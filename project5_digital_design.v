==> flow/design.v <==
module project5_digital_design(clock, reset, carew, LightOut);
	input         clock, reset, carew;
	output [5:0] LightOut;
	reg [5:0] fsm_state;
	reg pressed;
	reg [25:0] count;
	reg [25:0] count2;
	reg NS, EW;
	parameter [5:0] GNS = 6'b100001, YNS  = 6'b010001, GEW = 6'b001100;
	parameter [5:0] YEW = 6'b001010, ALLRED = 6'b001001;
	initial count = 26'b0;
	always@(posedge clock or negedge reset) begin
		if(reset == 1'b0)
			fsm_state <= GNS;
		else begin
				case(carew)
					1'b0: 
						pressed = pressed;
					1'b1: 	
						pressed = 1;
					default: pressed = 1'bx;
				endcase
				case(fsm_state)
					GNS: begin
						if (pressed == 1'b1) begin
							count <= count + 1;
							if (count == 26'b11111111111111111111111111) begin
								fsm_state <= YNS;
								pressed <= 0;
								count <= 0;
							   NS <= 1;
							end
						end
					end
					YNS:begin
						count = count + 1;
						if (count == 26'b11111111111111111111111111) begin
							fsm_state <= ALLRED;
							pressed <= 0;
							count <= 0;
						end
					end
					GEW:begin
						count = count + 1;
						count2 = count2;
						if (count == 26'b11111111111111111111111111) begin
							fsm_state <= GEW;
							count <= 0;
							pressed <= 0;
							count2 <= count2 + 1'b1;
							EW <= 1;
						end
						else if (count2 == 26'b00000000000000000000010000)begin
							count2 <= 0;
							fsm_state <= YEW;
							pressed <= 0;
						end
					end
					YEW:begin
						count = count + 1;
						if (count == 26'b11111111111111111111111111) begin
							fsm_state <= ALLRED;
							pressed <= 0;
							count <= 0;
						end
					end
					ALLRED:begin
						count = count + 1;
						if (count == 26'b11111111111111111111111111) begin
							fsm_state <= ALLRED;
							count <= 0;
							pressed <= 0;
							count2 <= count2 + 1'b1;
						end
						else if(count2 == 26'b00000000000000000000000010)begin
							if(NS == 1'b1)begin
								NS <= 0;
								count2 <= 0;
								fsm_state <= GEW;
							end
							else if(EW == 1'b1)begin
								EW <= 0;
								count2 <= 0;
								fsm_state <= GNS;
							end
						end
					end
					default: fsm_state <= 6'bx;
				endcase
		end
	end
	assign LightOut = fsm_state;  
endmodule
Reports on project5_digital_design
The steps from the RTL of project5_digital_design to its reports follow in flow order.
Line numbers count from 1 in the design file above.
{"block": "inputs", "top": "project5_digital_design", "clock_port": "clock", "lib": "sky130hd", "lib_corner": "tt_025C_1v80"}

After elaboration
Source: Yosys, flattened and elaborated, memories not mapped. Widths are those after wreduce. Registers that Yosys merges into a memory's read port (data or address) are not register bits. Print and check cells do not count. Equal cells are merged and count once.
{"block": "op_classes", "add_sub_neg": 2, "n_mul": 0, "reduce_and_logical": 11, "n_div": 0, "n_cmp": 0, "shifts": 0, "eq_ne": 19, "n_mux": 38, "logic": 1}
{"block": "ops", "cell": "two-way mux 26 bit", "n": 9}
{"block": "ops", "cell": "case mux 26 bit (select 2 bit)", "n": 2}
{"block": "ops", "cell": "two-way mux 6 bit", "n": 9}
{"block": "ops", "cell": "adder 26 x 1 -> 26 bit with constant B", "n": 2}
{"block": "ops", "cell": "equality test 26 bit with constant B", "n": 2}
{"block": "ops", "cell": "equality test 26 x 2 -> 1 bit with constant B", "n": 1}
{"block": "ops", "cell": "equality test 26 x 5 -> 1 bit with constant B", "n": 1}
{"block": "ops", "cell": "case mux 6 bit (select 4 bit)", "n": 1}
{"block": "ops", "cell": "equality test 6 x 4 -> 1 bit with constant B", "n": 3}
{"block": "ops", "cell": "AND reduction 6 bit", "n": 3}
{"block": "ops", "cell": "two-way mux 1 bit", "n": 13}
{"block": "ops", "cell": "!= test 2 bit with constant B", "n": 6}
{"block": "ops", "cell": "!= test 3 bit with constant B", "n": 2}
{"block": "ops", "cell": "equality test 6 x 5 -> 1 bit with constant B", "n": 1}
{"block": "ops", "cell": "equality test 6 bit with constant B", "n": 1}
{"block": "ops", "cell": "case mux 1 bit (select 2 bit)", "n": 3}
{"block": "ops", "cell": "AND reduction 5 bit", "n": 1}
{"block": "ops", "cell": "nonzero test 5 bit", "n": 1}
{"block": "ops", "cell": "nonzero test 2 bit", "n": 2}
{"block": "ops", "cell": "!= test 4 bit with constant B", "n": 1}
{"block": "ops", "cell": "OR reduction 4 bit", "n": 1}
{"block": "ops", "cell": "AND reduction 3 bit", "n": 1}
{"block": "ops", "cell": "OR reduction 3 bit", "n": 1}
{"block": "ops", "cell": "case mux 1 bit (select 3 bit)", "n": 1}
{"block": "ops", "cell": "!= test 2 x 1 -> 1 bit with constant B", "n": 1}
{"block": "ops", "cell": "OR reduction 2 bit", "n": 1}
{"block": "ops", "cell": "NOT 1 bit", "n": 1}
{"block": "word_totals", "mem_bits_rw": 0, "wordCells": 77, "clocked_rd_ports_x_width": 0, "out_inout_bits": 6, "mem_bits_ro": 0, "mem_count": 0, "regBits": 61, "latch_bits": 0}

Longest topological paths
Longest topological path by Yosys (ltp), each cell counted once; first at word level (registers and memories cut), then after technology mapping (sequential cells cut; the memories' decode and read muxes count).
{"block": "depth", "ltp_word": 5, "abc_area": 0, "depth_mapped": 10, "depth_no_buf": 9}

After synthesis
Yosys stat after the flow's synthesis: flattened, memories mapped to cells. It holds for the ABC_AREA given above (unset counts as 0); a run with the other value may have another netlist.
Totals and module areas in this step are rounded.
{"block": "synth_totals", "n_buf": 9, "cell_count": 377, "seq_area_um2": 1800, "yosys_area_um2": 3700, "flip_flops": 61}
{"block": "types", "type": "sky130_fd_sc_hd__edfxtp_1", "n": 55}
{"block": "types", "type": "sky130_fd_sc_hd__nor2_1", "n": 74}
{"block": "types", "type": "sky130_fd_sc_hd__xnor2_1", "n": 26}
{"block": "types", "type": "sky130_fd_sc_hd__xor2_1", "n": 22}
{"block": "types", "type": "sky130_fd_sc_hd__nand2_1", "n": 37}
{"block": "types", "type": "sky130_fd_sc_hd__nand3_1", "n": 26}
{"block": "types", "type": "sky130_fd_sc_hd__dfrtp_1", "n": 4}
{"block": "types", "type": "sky130_fd_sc_hd__nand4_1", "n": 11}
{"block": "types", "type": "sky130_fd_sc_hd__nor3_1", "n": 13}
{"block": "types", "type": "sky130_fd_sc_hd__ha_1", "n": 5}
{"block": "types", "type": "sky130_fd_sc_hd__nor4_1", "n": 10}
{"block": "types", "type": "sky130_fd_sc_hd__dfstp_2", "n": 2}
{"block": "types", "type": "sky130_fd_sc_hd__and3_1", "n": 8}
{"block": "types", "type": "sky130_fd_sc_hd__a21oi_1", "n": 9}
{"block": "types", "type": "sky130_fd_sc_hd__o21ai_0", "n": 9}
{"block": "types", "type": "sky130_fd_sc_hd__nor4_4", "n": 2}
{"block": "types", "type": "sky130_fd_sc_hd__inv_1", "n": 8}
{"block": "types", "type": "sky130_fd_sc_hd__and4_1", "n": 3}
Other cell types: 33; their cells: 53.

Path before layout
Path of least setup slack by OpenSTA after synthesis, without wires, with an ideal clock, recovery checks aside; 20% of the period is set as input and as output delay. Where synthesis merged equal registers, the netlist keeps one of their names.
{"block": "synth_timing", "path_kind": "register to register", "start": "reg count[0]", "end": "reg count2[0]", "period_ns": 4.82, "setup_slack_ns": 1.025, "t_first_pin_ns": 0.000, "path_delay_ns": 3.795, "path_stages": 10, "setup_time_ns": 0.418, "arrival_ns": 3.377, "period_less_setup_slack_ns": 3.795}
"path_delay_ns" is the arrival time less input delay plus setup time.
"path_stages": output pins that drive a net of the path, with the launching flip-flop's if there is one; two outputs of one cell count as two.
"period_less_setup_slack_ns" = period - worst setup slack (recovery checks aside). The figure is calculated, with input and output delays left at 20% of the set period.
The rows between start and end are the longest chain of elaborated cells between them; the timing report does not say that the signal goes this way. Where chains are equally long, one stands for them.
Each line given opens the expression or statement behind the cell; cells for indexed reads and writes are added by Yosys, which also makes memories of some case tables.
At most two assigning lines are given for a register; there are more.
The path ends at the enable pin of a flip-flop; only ways to that pin are counted.
{"block": "synth_between", "path_cell_list": "sky130_fd_sc_hd__edfxtp_1 -> sky130_fd_sc_hd__ha_1 -> sky130_fd_sc_hd__nand2_1 -> sky130_fd_sc_hd__nor3_1 -> sky130_fd_sc_hd__nand2_1 -> sky130_fd_sc_hd__mux2_2 -> sky130_fd_sc_hd__and4_1 -> sky130_fd_sc_hd__nand2_1 -> sky130_fd_sc_hd__buf_4 -> sky130_fd_sc_hd__a21oi_1", "elab_chain_cells": 4, "cone_cells": 6}
{"block": "synth_rtl", "item": "start, declared", "line": 6, "text": "reg [25:0] count;"}
{"block": "synth_rtl", "item": "start, assigned", "line": 26, "text": "count <= count + 1;"}
{"block": "synth_rtl", "item": "start, assigned", "line": 36, "text": "count = count + 1;"}
{"block": "synth_rtl", "item": "adder 26 x 1 -> 26 bit", "line": 68, "text": "count = count + 1;"}
{"block": "synth_rtl", "item": "equality test 26 bit", "line": 69, "text": "if (count == 26'b11111111111111111111111111) begin"}
{"block": "synth_rtl", "item": "!= test 3 bit"}
{"block": "synth_rtl", "item": "AND reduction 5 bit"}
{"block": "synth_rtl", "item": "end, assigned", "line": 50, "text": "count2 <= count2 + 1'b1;"}
{"block": "synth_rtl", "item": "end, assigned", "line": 73, "text": "count2 <= count2 + 1'b1;"}
{"block": "synth_rtl", "item": "end, declared", "line": 7, "text": "reg [25:0] count2;"}

Path in the finished layout
From the final timing report of stored run 1: the path of least setup slack in the routed layout; clock arrival at registers is part of the times.
{"block": "layout_timing", "path_kind": "register to register", "start": "reg count[0]", "end": "reg count2[22]", "t_first_pin_ns": 0.33, "setup_slack_ns": 0.44, "period_ns": 3.23, "path_stages": 11, "setup_time_ns": 0.30, "arrival_ns": 2.82}
The rows between start and end are the longest chain of elaborated cells between them; the timing report does not say that the signal goes this way. Where chains are equally long, one stands for them.
At most two assigning lines are given for a register; there are more.
The path ends at the enable pin of a flip-flop; only ways to that pin are counted.
{"block": "layout_between", "path_cell_list": "sky130_fd_sc_hd__edfxtp_1 -> sky130_fd_sc_hd__ha_1 -> sky130_fd_sc_hd__xnor2_1 -> sky130_fd_sc_hd__buf_4 -> sky130_fd_sc_hd__nor4_1 -> sky130_fd_sc_hd__nand4b_1 -> sky130_fd_sc_hd__nor2_1 -> sky130_fd_sc_hd__and4_1 -> sky130_fd_sc_hd__nand2_1 -> sky130_fd_sc_hd__a21oi_4 -> sky130_fd_sc_hd__buf_12", "elab_chain_cells": 4, "cone_cells": 6}
{"block": "layout_rtl", "item": "start, declared", "line": 6, "text": "reg [25:0] count;"}
{"block": "layout_rtl", "item": "start, assigned", "line": 26, "text": "count <= count + 1;"}
{"block": "layout_rtl", "item": "start, assigned", "line": 36, "text": "count = count + 1;"}
{"block": "layout_rtl", "item": "adder 26 x 1 -> 26 bit", "line": 68, "text": "count = count + 1;"}
{"block": "layout_rtl", "item": "equality test 26 bit", "line": 69, "text": "if (count == 26'b11111111111111111111111111) begin"}
{"block": "layout_rtl", "item": "!= test 3 bit"}
{"block": "layout_rtl", "item": "AND reduction 5 bit"}
{"block": "layout_rtl", "item": "end, assigned", "line": 50, "text": "count2 <= count2 + 1'b1;"}
{"block": "layout_rtl", "item": "end, assigned", "line": 73, "text": "count2 <= count2 + 1'b1;"}
{"block": "layout_rtl", "item": "end, declared", "line": 7, "text": "reg [25:0] count2;"}

Ticket comment

Module project5_digital_design, platform sky130hd: 2 stored runs of the flow (Yosys, OpenROAD) with differing settings, in no particular order. Input and output delays are each 20% of the period that was set; the output load is 0.01 pF.
"clock_period_reached_ns" means the clock period less the worst setup slack. The figure is calculated, with input and output delays left at 20% of the set period.
"worst_path_ns": the worst setup path's part of the clock period (all of it between registers, 20% less for each end at a port) less its slack. A launch clock that arrives late makes it longer, a capture clock that arrives late makes it shorter.
"power_total_mw": no workload was simulated; the value follows from the tool's default switching activity.
Values from the reports are rounded here.

Stored run 1
==> flow/run.sh <==
#!/bin/bash
# the make line also repeats the synthesis and layout settings of config.mk as NAME=value (left out here)
make -C /OpenROAD-flow-scripts/flow DESIGN_CONFIG=/design/flow/config.mk WORK_HOME=/design/flow/orfs CLKGATE_MAP_FILE= finish
==> flow/config.mk <==
export PLATFORM = sky130hd
export DESIGN_NAME = project5_digital_design
export DESIGN_NICKNAME = project5_digital_design
export VERILOG_FILES = /design/flow/design.v
export SDC_FILE = /design/flow/constraint.sdc
export NUM_CORES = 4
export LEC_CHECK = 0
export CAP_MARGIN = 40
export CELL_PAD_IN_SITES_DETAIL_PLACEMENT = 2
export CELL_PAD_IN_SITES_GLOBAL_PLACEMENT = 1
export CORE_MARGIN = 9
export CORE_UTILIZATION = 26
export CTS_CLUSTER_DIAMETER = 302
export CTS_CLUSTER_SIZE = 45
export PLACE_DENSITY_LB_ADDON = 0.05
export SETUP_SLACK_MARGIN = 0.21
export SLEW_MARGIN = 20
==> flow/constraint.sdc <==
create_clock -name core_clock -period 3.23 [get_ports {clock}]
set_input_delay 0.6460 -clock core_clock [delete_from_list [all_inputs] [get_ports {clock}]]
set_output_delay 0.6460 -clock core_clock [all_outputs]
set_load 0.01 [all_outputs]

==> results of stored run 1, as JSON <==
{
  "worst_path_ns": 2.79,
  "worst_path_kind": "register to register",
  "clock_period_reached_ns": 2.790,
  "synth_area_um2": 3700,
  "die_footprint_um2": 18900,
  "cell_area_final_um2": 4460,
  "worstSetupSlack_ns": 0.440,
  "power_total_mw": 2.65,
  "finalUtil_pct": 32.0
}

Stored run 2
==> flow/run.sh <==
#!/bin/bash
# the make line also repeats the synthesis and layout settings of config.mk as NAME=value (left out here)
make -C /OpenROAD-flow-scripts/flow DESIGN_CONFIG=/design/flow/config.mk WORK_HOME=/design/flow/orfs CLKGATE_MAP_FILE= finish
==> flow/config.mk <==
export PLATFORM = sky130hd
export DESIGN_NAME = project5_digital_design
export DESIGN_NICKNAME = project5_digital_design
export VERILOG_FILES = /design/flow/design.v
export SDC_FILE = /design/flow/constraint.sdc
export NUM_CORES = 4
export LEC_CHECK = 0
export CAP_MARGIN = 20
export CELL_PAD_IN_SITES_DETAIL_PLACEMENT = 0
export CELL_PAD_IN_SITES_GLOBAL_PLACEMENT = 3
export CORE_MARGIN = 2
export CORE_UTILIZATION = 48
export CTS_CLUSTER_DIAMETER = 99
export PLACE_DENSITY_LB_ADDON = 0.25
export SETUP_SLACK_MARGIN = -0.18
export SLEW_MARGIN = 20
==> flow/constraint.sdc <==
create_clock -name core_clock -period 4.1 [get_ports {clock}]
set_input_delay 0.8200 -clock core_clock [delete_from_list [all_inputs] [get_ports {clock}]]
set_output_delay 0.8200 -clock core_clock [all_outputs]
set_load 0.01 [all_outputs]

==> results of stored run 2, as JSON <==
{
  "worst_path_ns": 3.24,
  "worst_path_kind": "register to register",
  "clock_period_reached_ns": 3.237,
  "synth_area_um2": 3700,
  "die_footprint_um2": 8430,
  "cell_area_final_um2": 4120,
  "worstSetupSlack_ns": 0.863,
  "power_total_mw": 1.84,
  "finalUtil_pct": 54.1
}
